==> flow/design.v <==
module alu32(clk,status,sum,a,b,zout,gin); 
output [31:0] sum;
output reg [2:0] status;
input [31:0] a,b; 
input [2:0] gin; 
input clk;
reg [31:0] sum;
reg [31:0] less;
output zout;
reg zout;
always @(a or b or gin)
begin
	case(gin)
	3'b010: sum=a+b; 		 
	3'b110: sum=a+1+(~b);		 
	3'b111: begin less=a+1+(~b);	 
			if (less[31]) sum=1;	
			else sum=0;
		  end
	3'b000: sum=a & b;		 
	3'b001: sum=a|b;		 
	3'b011: sum=a^b;		 
	default: sum=32'bx;		
	endcase
zout=~(|sum);
end
always @(negedge clk) begin
        status[2] <= (sum == 32'b0); 	 
        status[1] <= (sum[31]); 	 
	if(gin == 3'b010) 
        	status[0] <= (~a[31] && ~b[31] && sum[31]) | (a[31] && b[31] && ~sum[31]);  
	else if(gin == 3'b110) 
                status[0] <= (~a[31] && b[31] && sum[31]) | (a[31] && ~b[31] && ~sum[31]);  
end
endmodule
Tool chain data of alu32

What the tools print for alu32, step after step.
Lines are those of the file above, counted from 1.
Not given: n/a

Top module: alu32
Clock: clk
Standard-cell library: sky130hd
Timing corner: tt_025C_1v80

Word level

Counts by Yosys on the flattened word-level netlist (proc, flatten, opt, wreduce; memories kept). Register bits leave out memories and registers merged into their read ports (data or address). Print and check cells are left out. Cells with the same type and inputs are merged into one.

Input port bits: 68
Register bits: 3
Output and inout port bits: 36

Muxes and demuxes: 4
Add/sub/neg operators: 3
Bitwise gates (word level): 10
Reductions and logical operators: 12
Equality and inequality tests: 5

Operators by type and width:

| cell                                           | number |
| case mux 32 bit (select 6 bit)                 | 1 |
| adder 32 bit                                   | 2 |
| adder 32 x 1 -> 32 bit (second input constant) | 1 |
| bitwise AND 32 bit                             | 1 |
| bitwise OR 32 bit                              | 1 |
| XOR 32 bit                                     | 1 |
| NOT 32 bit                                     | 1 |
| logical NOT 32 bit                             | 1 |
| OR reduction 32 bit                            | 1 |
| logical AND 1 bit                              | 8 |
| == test 3 x 2 -> 1 bit (second input constant) | 2 |
| == test 3 bit (second input constant)          | 2 |
| NOT 1 bit                                      | 4 |
| == test 3 x 1 -> 1 bit (second input constant) | 1 |
| logical NOT 3 bit                              | 1 |
| two-way mux 1 bit                              | 3 |
| bitwise OR 1 bit                               | 2 |
| nonzero test 2 bit                             | 1 |

Depth

Yosys ltp: most cells in a row. Word level: on the elaborated netlist, between registers, memories and ports. Mapped: between sequential cells and ports; inverters and the memories' decode and read muxes count.

Depth in word-level cells: 9
ABC_AREA: 0
Depth in mapped cells: 15
Gate-level depth less buffers: 15

After synthesis

Yosys stat after the flow's synthesis: flattened, memories mapped to cells. It holds for the ABC_AREA given above (unset counts as 0); a run with the other value may have another netlist.
Totals and module areas in this step are rounded.

Standard cells after synthesis: 939
Mapped flip-flops: 3
Area of sequential cells: 70.1 µm²
Chip area (Yosys): 6040 µm²
Buffer cells: 58

Cells by type:

| type                      | number | total area (µm²) |
| sky130_fd_sc_hd__ha_1     | 97     | 1.21E+03 |
| sky130_fd_sc_hd__a21oi_1  | 100    | 500.48 |
| sky130_fd_sc_hd__o21ai_0  | 76     | 380.365 |
| sky130_fd_sc_hd__inv_1    | 92     | 345.331 |
| sky130_fd_sc_hd__nor2_1   | 87     | 326.563 |
| sky130_fd_sc_hd__nand2_1  | 60     | 225.216 |
| sky130_fd_sc_hd__clkbuf_1 | 45     | 168.912 |
| sky130_fd_sc_hd__mux2i_1  | 13     | 130.125 |
| sky130_fd_sc_hd__nor3_1   | 26     | 130.125 |
| sky130_fd_sc_hd__a31oi_1  | 20     | 125.12 |
| sky130_fd_sc_hd__a211oi_1 | 16     | 120.115 |
| sky130_fd_sc_hd__a21o_1   | 15     | 112.608 |
| sky130_fd_sc_hd__nor2b_1  | 18     | 112.608 |
| sky130_fd_sc_hd__a22oi_1  | 14     | 105.101 |
| sky130_fd_sc_hd__o31ai_1  | 14     | 105.101 |
| sky130_fd_sc_hd__nand3_1  | 18     | 90.086 |
| sky130_fd_sc_hd__o21bai_1 | 11     | 82.579 |
| sky130_fd_sc_hd__nor4_1   | 13     | 81.328 |

Not listed: further types 66, cells in them 204.

Appendix: runs

alu32: 2 stored runs of the Yosys and OpenROAD flow on sky130hd. The settings differ; the order carries no meaning. The constraints put input and output delay at 20% of the set period each and load the outputs with 0.01 pF.

## Run 1

==> flow/run.sh <==
#!/bin/bash
# the make line also repeats the synthesis and layout settings of config.mk as NAME=value (left out here)
make -C /OpenROAD-flow-scripts/flow DESIGN_CONFIG=/design/flow/config.mk WORK_HOME=/design/flow/orfs CLKGATE_MAP_FILE= finish
==> flow/config.mk <==
export PLATFORM = sky130hd
export DESIGN_NAME = alu32
export DESIGN_NICKNAME = alu32
export VERILOG_FILES = /design/flow/design.v
export SDC_FILE = /design/flow/constraint.sdc
export NUM_CORES = 4
export LEC_CHECK = 0
export CAP_MARGIN = 20
export CELL_PAD_IN_SITES_GLOBAL_PLACEMENT = 3
export CORE_MARGIN = 2
export CORE_UTILIZATION = 43
export CTS_CLUSTER_SIZE = 19
export GPL_ROUTABILITY_DRIVEN = 0
export MAX_ROUTING_LAYER = met5
export MIN_ROUTING_LAYER = met1
export PLACE_DENSITY_LB_ADDON = 0.02
export SLEW_MARGIN = 40
==> flow/constraint.sdc <==
create_clock -name core_clock -period 7.78 [get_ports {clk}]
set_input_delay 1.5560 -clock core_clock [delete_from_list [all_inputs] [get_ports {clk}]]
set_output_delay 1.5560 -clock core_clock [all_outputs]
set_load 0.01 [all_outputs]

Run 1: stopped before the end: placement reported FLW-0024

## Run 2

==> flow/run.sh <==
#!/bin/bash
# the make line also repeats the synthesis and layout settings of config.mk as NAME=value (left out here)
make -C /OpenROAD-flow-scripts/flow DESIGN_CONFIG=/design/flow/config.mk WORK_HOME=/design/flow/orfs CLKGATE_MAP_FILE= finish
==> flow/config.mk <==
export PLATFORM = sky130hd
export DESIGN_NAME = alu32
export DESIGN_NICKNAME = alu32
export VERILOG_FILES = /design/flow/design.v
export SDC_FILE = /design/flow/constraint.sdc
export NUM_CORES = 4
export LEC_CHECK = 0
export ABC_AREA = 0
export CAP_MARGIN = 5
export CELL_PAD_IN_SITES_GLOBAL_PLACEMENT = 0
export CORE_MARGIN = 2
export CORE_UTILIZATION = 70
export CTS_CLUSTER_SIZE = 88
export GPL_ROUTABILITY_DRIVEN = 0
export HOLD_SLACK_MARGIN = -0.07
export MAX_ROUTING_LAYER = met4
export MIN_ROUTING_LAYER = met2
export PLACE_DENSITY_LB_ADDON = 0.28
export SETUP_SLACK_MARGIN = 3.02
export SLEW_MARGIN = 20
==> flow/constraint.sdc <==
create_clock -name core_clock -period 12.4 [get_ports {clk}]
set_input_delay 2.4800 -clock core_clock [delete_from_list [all_inputs] [get_ports {clk}]]
set_output_delay 2.4800 -clock core_clock [all_outputs]
set_load 0.01 [all_outputs]

Run 2: stopped before the end: placement reported DPL-0038
